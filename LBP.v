==> flow/design.v <==
module LBP ( clk, reset, gray_addr, gray_req, gray_data, lbp_addr, lbp_write, lbp_data, finish);
input   	clk;
input   	reset;
output  [5:0] 	gray_addr;
output         	gray_req;
input   [7:0] 	gray_data;
output  [5:0] 	lbp_addr;
output  	lbp_write;
output  [7:0] 	lbp_data;
output  	finish;
reg [7:0] lbp_data;
reg [7:0] x, y, k, m;
reg [5:0] x_addr, y_addr;
reg [5:0] gray_addr, lbp_addr, gray_addr_tmp;
reg gray_req;
reg lbp_valid;
reg finish;
reg [1:0] state;
parameter IDLE = 2'b00, LOAD = 2'b01, WRITE = 2'b11, COMP = 2'b10;
reg [7:0] LBP_bin_1, LBP_bin_2, LBP_bin_3, LBP_bin_4, LBP_bin_5, LBP_bin_6, LBP_bin_7, LBP_bin_8, LBP_bin_9;
reg [7:0] LBP_value;
wire	lbp_write = lbp_valid & clk;
always@(posedge clk or posedge reset)
begin
    if ( reset )
    begin
        state <= IDLE;
        gray_req <= 0;
        finish <= 0;
        x <= 2;
        y <= 2;
        k <= 1;
        lbp_valid <= 0;
    end
    else
    begin
        case (state)
            IDLE :
            begin
                state <=  LOAD;
                gray_req <= 0;
                x <= 2;
                y <= 2;
                k <= 1;
                lbp_valid <= 0;
                finish <= 0;
            end
            LOAD :
            begin
                lbp_valid <= 0;
                gray_req <= 1;
                k <= k + 1;
                if (k == 9)
                begin
                    state <= COMP;
                    gray_req <= 1;
                end
                else
                    state <= LOAD;
            end
            COMP :
            begin
                state <= WRITE;
                gray_req <= 0;
            end
            WRITE :
            begin
                lbp_valid <= 1;
                if ((x==7)&(y==7))
                begin
                    state <= IDLE;
                    finish <= 1;
                    gray_req <= 0;
                end
                else if (x == 7)
                begin
                    y <= y + 1;
                    x <= 2;
                    k<= 1;
                    state<= LOAD;
                    gray_req <= 0;
                end
                else
                begin
                    x <= x + 1;
                    k<= 1;
                    state<= LOAD;
                    gray_req <= 0;
                end
            end
        endcase
    end
end
always@(posedge clk)
    m <= k;
always@(*)
begin
    case (k)
        1 :
        begin
            y_addr = y - 1;
            x_addr = x - 1;
        end
        2 :
        begin
            y_addr = y - 1;
            x_addr = x    ;
        end
        3 :
        begin
            y_addr = y - 1;
            x_addr = x + 1;
        end
        4 :
        begin
            y_addr = y    ;
            x_addr = x - 1;
        end
        5 :
        begin
            y_addr = y    ;
            x_addr = x    ;
        end
        6 :
        begin
            y_addr = y    ;
            x_addr = x + 1;
        end
        7 :
        begin
            y_addr = y + 1;
            x_addr = x - 1;
        end
        8 :
        begin
            y_addr = y + 1;
            x_addr = x    ;
        end
        9 :
        begin
            y_addr = y + 1;
            x_addr = x + 1;
        end
    endcase
    gray_addr_tmp = ((y_addr-1)<<3 ) + (x_addr-1);
end
always@(posedge clk)
begin
    gray_addr = gray_addr_tmp;
end
always@(posedge clk)
begin
    case (m)
        1:
            LBP_bin_1 <= gray_data;
        2:
            LBP_bin_2 <= gray_data;
        3:
            LBP_bin_3 <= gray_data;
        4:
            LBP_bin_4 <= gray_data;
        5:
            LBP_bin_5 <= gray_data;
        6:
            LBP_bin_6 <= gray_data;
        7:
            LBP_bin_7 <= gray_data;
        8:
            LBP_bin_8 <= gray_data;
        9:
            LBP_bin_9 <= gray_data;
    endcase
end
always@(*)
begin
    LBP_value[0] = (LBP_bin_1 >= LBP_bin_5) ? 1 : 0;
    LBP_value[1] = (LBP_bin_2 >= LBP_bin_5) ? 1 : 0;
    LBP_value[2] = (LBP_bin_3 >= LBP_bin_5) ? 1 : 0;
    LBP_value[3] = (LBP_bin_4 >= LBP_bin_5) ? 1 : 0;
    LBP_value[4] = (LBP_bin_6 >= LBP_bin_5) ? 1 : 0;
    LBP_value[5] = (LBP_bin_7 >= LBP_bin_5) ? 1 : 0;
    LBP_value[6] = (LBP_bin_8 >= LBP_bin_5) ? 1 : 0;
    LBP_value[7] = (LBP_bin_9 >= LBP_bin_5) ? 1 : 0;
end
always@(posedge clk)
    lbp_addr <= ((y-1)<<3) + (x-1);
always@(posedge clk)
    lbp_data <= LBP_value;
endmodule
# ---- Step by step through the tools: LBP
# Tool output for the design above, in the order of the flow.
# Line numbers count from 1 in the design file above.
# Library cell names are shortened.
# Not given: --
dict set report setup {
  top_module {LBP}
  clk_port {clk}
  cell_library {sky130hd}
  corner {tt_025C_1v80}
}

# ---- After elaboration
# Yosys after proc, flatten, opt, wreduce and memory -nomap, before mapping. Memory bits, and registers merged into a memory's read port (data or address), are not among the register bits. Print and check cells are not counted. Equal cells are merged and count once.
dict set report op_classes {
  add_sub_neg 9
  cmp 8
  n_eq 25
  muxes 25
  n_logic 2
  n_reduce_logical 14
}
# operator n
set op_table {}
lappend op_table {{8-bit by 3-bit equality test with 1-bit output with constant B} 10}
lappend op_table {{8-bit >= comparator} 8}
lappend op_table {{8-bit two-way mux} 5}
lappend op_table {{8-bit by 2-bit equality test with 1-bit output with constant B} 4}
lappend op_table {{8-bit by 4-bit equality test with 1-bit output with constant B} 4}
lappend op_table {{8-bit case mux with 2-bit select} 2}
lappend op_table {{8-bit by 1-bit adder with 8-bit output with constant B} 3}
lappend op_table {{8-bit case mux with 3-bit select} 1}
lappend op_table {{3-bit OR reduction} 5}
lappend op_table {{6-bit by 1-bit subtractor with 6-bit output with constant B} 2}
lappend op_table {{6-bit adder} 2}
lappend op_table {{6-bit case mux with 2-bit select} 1}
lappend op_table {{1-bit two-way mux} 10}
lappend op_table {{8-bit by 1-bit equality test with 1-bit output with constant B} 1}
lappend op_table {{2-bit case mux with 4-bit select} 1}
lappend op_table {{2-bit != test with constant B} 3}
lappend op_table {{2-bit AND reduction} 3}
lappend op_table {{3-bit by 1-bit subtractor with 3-bit output with constant B} 2}
lappend op_table {{3-bit case mux with 2-bit select} 1}
lappend op_table {{1-bit case mux with 2-bit select} 3}
lappend op_table {{2-bit equality test with constant B} 2}
lappend op_table {{2-bit nonzero test} 2}
lappend op_table {{3-bit AND reduction} 1}
lappend op_table {{3-bit nonzero test} 1}
lappend op_table {{1-bit bitwise AND} 2}
lappend op_table {{2-bit by 1-bit equality test with 1-bit output with constant B} 1}
lappend op_table {{2-bit logical NOT} 1}
lappend op_table {{2-bit OR reduction} 1}
lappend op_table {{2-bit two-way mux} 1}
dict set report word_totals {
  reg_bits 129
  in_bits 10
  output_inout_bits 23
  wordCells 103
}

# ---- Depth
# Yosys ltp: most cells in a row. Word level: on the elaborated netlist, between registers, memories and ports. Mapped: between sequential cells and ports; inverters and the memories' decode and read muxes count.
dict set report logic_depth {
  depth_word 5
  ABC_AREA 0
  ltp_mapped 16
}

# ---- After synthesis
# Yosys stat after the flow's synthesis: flattened, memories mapped to cells. It holds for the ABC_AREA given above (unset counts as 0); a run with the other value may have another netlist.
# cell_type n area_total_um2
set by_type {}
lappend by_type {edfxtp_1 72 2.16E+03}
lappend by_type {ha_1 78 975.936}
lappend by_type {dfrtp_1 27 675.648}
lappend by_type {dfxtp_1 28 560.538}
lappend by_type {a21oi_1 32 160.154}
lappend by_type {o21ai_0 31 155.149}
lappend by_type {a21o_1 18 135.13}
lappend by_type {inv_1 32 120.115}
lappend by_type {xor2_1 13 113.859}
lappend by_type {dfstp_2 4 105.101}
lappend by_type {nand2_1 28 105.101}
lappend by_type {xnor2_1 11 96.342}
lappend by_type {nor3_1 19 95.091}
lappend by_type {nor2_1 23 86.333}
lappend by_type {nor2b_1 11 68.816}
lappend by_type {nand2b_1 9 56.304}
lappend by_type {fa_1 2 40.038}
lappend by_type {mux2i_1 4 40.038}
# Not listed: further types 47, cells in them 96.
dict set report mapped {
  stdcells 538
  area_um2 6472.5
  sequential_area_um2 3503.4
  ff_cells 131
}

; Settings and measured results of 2 stored flow runs for module LBP (sky130hd), not sorted in any way. The constraints put input and output delay at 20% of the set period each and load the outputs with 0.01 pF.
; By "totalPower_uw" is meant OpenSTA's value without simulated activity: inputs other than the clock are taken to toggle once in ten clock periods, and the tool carries that through the logic.

[run 1: settings]
period_ns = 4.8
CORE_UTILIZATION = 15
CORE_ASPECT_RATIO = 1.15
CORE_MARGIN = 9
CELL_PAD_IN_SITES_DETAIL_PLACEMENT = 1
GPL_ROUTABILITY_DRIVEN = 0
CTS_CLUSTER_DIAMETER = 99
MIN_ROUTING_LAYER = met2
CAP_MARGIN = 20
SLEW_MARGIN = 20
[run 1: results]
synthesis_area_um2 = 6472.5
finish.stdcell_area_um2 = 8181.6
final_util_pct = 19.2
hold_ws_ps = 374
setup_worst_slack_ps = 550
die_footprint_um2 = 50970.1
totalPower_uw = 2723
total_negative_slack_ps = 0

[run 2: settings]
period_ns = 4.73
CORE_UTILIZATION = 54
PLACE_DENSITY_LB_ADDON = 0.21
CORE_ASPECT_RATIO = 1.61
CELL_PAD_IN_SITES_GLOBAL_PLACEMENT = 3
CELL_PAD_IN_SITES_DETAIL_PLACEMENT = 1
TNS_END_PERCENT = 50
SLEW_MARGIN = 35
MAX_ROUTING_LAYER = met5
CAP_MARGIN = 20
CORE_MARGIN = 2
[run 2: results]
outcome = incomplete, placement halted on FLW-0024
